==> flow/design.v <==
`timescale 1ns / 1ps
module SignalGenerator(
    input Clk,
    input [2:0] ControlFrequency,
    input [2:0] ControlPeriodic,
    input [1:0] ControlDuty,
    output SignalOutFrequency,
    output SignalOutPeridic,
    output SignalOutDuty
    );
    reg [17:0]dF;
    reg [18:0]dP;
    reg [17:0]dD;
    reg duty;
    always @(posedge Clk)
    begin
    if(dF[17])
    dF<=0;
    else
    dF<=dF+ControlFrequency;
    end
    assign SignalOutFrequency=dF[16];
    always @(posedge Clk)
    begin
    if(dP[18])
    dP<=0;
    else
    dP<=dP+ControlPeriodic;
    end
    assign SignalOutPeridic=dP[17];
    always @(posedge Clk)
    begin
    if(dD[17])
    dD<=0;
    else 
    begin
    dD<=1+dD;
       if(dD<{ControlDuty,14'b10_0000_0000_0000})
        duty<=1;
        else
        duty<=0;
       end
     end
    assign SignalOutDuty=duty;
endmodule
==> Step by step through the tools: SignalGenerator <==
What the tools print for SignalGenerator, step after step.
Lines are those of the file above, counted from 1.
Operators: Yosys type, input widths -> output width; for muxes data width and select width s.
Library cell names are shortened.
{ "design": {"top_module": "SignalGenerator", "clk_port": "Clk", "library": "sky130hd", "pvt_corner": "tt_025C_1v80"} }

==> After elaboration <==
Yosys after proc, flatten, opt, wreduce and memory -nomap, before mapping. Enables and synchronous resets that opt folds into registers are not counted as muxes. Memory bits, and registers merged into a memory's read port (data or address), are not among the register bits. Print and check cells are not counted. Equal cells are merged and count once.
{ "op_classes": {"muxes": 1, "compare": 1, "n_addsub": 3} }
{ "ops": {"columns": ["operator", "n"], "rows": [
  ["$add 19x3->19", 1],
  ["$add 1x18->18 const A", 1],
  ["$lt 18x16->1", 1],
  ["$add 18x3->18", 1],
  ["$mux 1", 1]
]} }
{ "bits": {"register_bits": 56, "wordCells": 9, "inputBits": 9} }

==> Logic depth <==
Yosys ltp: most cells in a row. Word level: on the elaborated netlist, between registers, memories and ports. Mapped: between sequential cells and ports; inverters and the memories' decode and read muxes count.
{ "depth": {"depth_word": 2, "ABC_AREA": 0, "ltp_mapped": 8} }

==> Synthesis result <==
Yosys stat after the flow's synthesis: flattened, memories mapped to cells. It holds for the ABC_AREA given above (unset counts as 0); a run with the other value may have another netlist.
Totals and module areas in this step are rounded.
{ "types": {"columns": ["cell", "n", "area_total_um2"], "rows": [
  ["dfxtp_1", 55, 1.1E+03],
  ["nor2_1", 34, 127.622],
  ["xor2_1", 13, 113.859],
  ["ha_1", 9, 112.608],
  ["a21oi_1", 22, 110.106],
  ["xnor2_1", 12, 105.101],
  ["o21ai_0", 15, 75.072],
  ["nand3_1", 14, 70.067],
  ["or3_1", 11, 68.816],
  ["nor2b_1", 9, 56.304],
  ["inv_1", 13, 48.797],
  ["nand2_1", 12, 45.043],
  ["o2111ai_1", 5, 43.792],
  ["fa_1", 2, 40.038],
  ["o31ai_1", 5, 37.536],
  ["or4_1", 5, 37.536],
  ["and4_1", 4, 35.034],
  ["nor3_1", 7, 35.034]
]} }
Other cell types: 20; their cells: 39.
{ "synth_totals": {"n_buf": 13, "cell_count": 286, "yosys_area_mm2": 0.00254, "ffs": 56} }

==> Timing after synthesis <==
OpenSTA on the mapped netlist: ideal clock, no wires. The path of least setup slack (recovery checks aside). Input and output delay are each 20% of the period. Register names are those of the netlist, which keeps one name where synthesis merged equal registers.
{ "synth_path": {"path_type": "input-to-reg", "from": "in ControlPeriodic[0]", "to": "reg dP[16]", "path_slack_ps": 256, "setup_time_ps": 121, "t_required_ps": 2239, "path_delay_ps": 1632, "path_buffers": 0, "driving_pins": 7, "period_ps": 2360, "t_first_pin_ps": 472, "in_delay_ps": 472, "t_arrival_ps": 1983, "period_less_setup_slack_ps": 2104} }
"path_delay_ps" is the arrival time less input delay plus setup time.
"driving_pins": output pins that drive a net of the path, with the launching flip-flop's if there is one; two outputs of one cell count as two.
"period_less_setup_slack_ps" = period - worst setup slack (recovery checks aside). The figure is calculated, with input and output delays left at 20% of the set period.
The rows between start and end are the longest chain of elaborated cells between them; the timing report does not say that the signal goes this way. Where chains are equally long, one stands for them.
A line is the first line of the expression or statement that the cell stems from. Yosys adds cells for indexed reads and writes and turns some case tables into memories.
{ "synth_between": {"cell_sequence": "ha_1 inv_1 fa_1 nor2b_1 nor2_1 nor3_1 mux2_2", "elab_chain_len": 1} }
{ "synth_lines": {"columns": ["element", "line_no", "text"], "rows": [
  ["start: declaration", 5, "input [2:0] ControlPeriodic,"],
  ["$add 19x3->19", 28, "dP<=dP+ControlPeriodic;"],
  ["end: assignment", 26, "dP<=0;"],
  ["end: assignment", 28, null],
  ["end: declaration", 12, "reg [18:0]dP;"]
]} }

==> Worst path after layout <==
From the final timing report of flow run 1: the path of least setup slack in the routed layout; clock arrival at registers is part of the times.
The report prints the path's times to 10 ps; the period is as set.
{ "layout_path": {"path_type": "reg-to-reg", "from": "reg dP[0]", "to": "reg dP[10]", "path_slack_ps": 440, "path_buffers": 1, "t_first_pin_ps": 300, "period_ps": 2200, "t_required_ps": 2450, "driving_pins": 9, "setup_time_ps": 60, "t_arrival_ps": 2010} }
The rows between start and end are the longest chain of elaborated cells between them; the timing report does not say that the signal goes this way. Where chains are equally long, one stands for them.
{ "layout_between": {"cell_sequence": "dfxtp_2 ha_4 inv_2 fa_2 nor2b_4 buf_6 o21ai_2 or3_4 a21oi_2", "elab_chain_len": 1} }
{ "layout_lines": {"columns": ["element", "line_no", "text"], "rows": [
  ["start: declaration", 12, "reg [18:0]dP;"],
  ["start: assignment", 26, "dP<=0;"],
  ["start: assignment", 28, "dP<=dP+ControlPeriodic;"],
  ["$add 19x3->19", 28, null],
  ["end: assignment", 26, null],
  ["end: assignment", 28, null],
  ["end: declaration", 12, null]
]} }

Add stored flow runs of SignalGenerator

Module SignalGenerator, platform sky130hd: 2 stored runs of the flow (Yosys, OpenROAD) with differing settings, in no particular order. Input and output delays are each 20% of the period that was set; the output load is 0.01 pF.
By "clock_period_reached_ps" is meant the clock period of the run minus its worst setup slack. This is arithmetic on one report: input and output delays are still those of the set period (20% each).
By "worst_path_allowed_less_slack_ps" is meant the share of the clock period that the worst setup path is allowed (20% is reserved at inputs, 20% at outputs), minus its slack. Clock arrival times at its registers enter into it.
"power_uw": no workload was simulated; the value follows from the tool's default switching activity.
"worst_path_allowed_less_slack_ps" is known to 10 ps.
Measured values are rounded.
[
  {
    "run": "flow run 1",
    "settings": { "period_ns": 2.2, "CORE_UTILIZATION": 30, "SETUP_SLACK_MARGIN": 0.4, "PLACE_DENSITY_LB_ADDON": 0.26, "CELL_PAD_IN_SITES_GLOBAL_PLACEMENT": 2, "CELL_PAD_IN_SITES_DETAIL_PLACEMENT": 2, "CTS_CLUSTER_SIZE": 88, "CTS_CLUSTER_DIAMETER": 282, "MIN_ROUTING_LAYER": "met1", "CAP_MARGIN": 20, "CORE_MARGIN": 2, "SLEW_MARGIN": 20 },
    "results": { "synth_chip_area_mm2": 0.00254, "die_footprint_mm2": 0.00922, "final_cell_area_mm2": 0.00314, "utilization_pct": 38.3, "ws_setup_ps": 437, "setupTns_ps": 0, "worst_hold_slack_ps": 485, "power_uw": 2980, "clock_period_reached_ps": 1763, "worst_path_allowed_less_slack_ps": 1760, "critical_path_kind": "reg-to-reg" }
  },
  {
    "run": "flow run 2",
    "settings": { "period_ns": 2.65, "CORE_UTILIZATION": 66, "SETUP_SLACK_MARGIN": 0.78, "PLACE_DENSITY_LB_ADDON": 0.25, "CORE_ASPECT_RATIO": 0.81, "CORE_MARGIN": 10, "TNS_END_PERCENT": 40, "GPL_ROUTABILITY_DRIVEN": 0, "CTS_CLUSTER_SIZE": 52, "CTS_CLUSTER_DIAMETER": 230, "SLEW_MARGIN": 10, "CAP_MARGIN": 20 },
    "results": { "synth_chip_area_mm2": 0.00254, "die_footprint_mm2": 0.00674, "final_cell_area_mm2": 0.00297, "utilization_pct": 79.5, "ws_setup_ps": 785, "setupTns_ps": 0, "worst_hold_slack_ps": 487, "power_uw": 2440, "clock_period_reached_ps": 1865, "worst_path_allowed_less_slack_ps": 1340, "critical_path_kind": "input-to-reg" }
  }
]
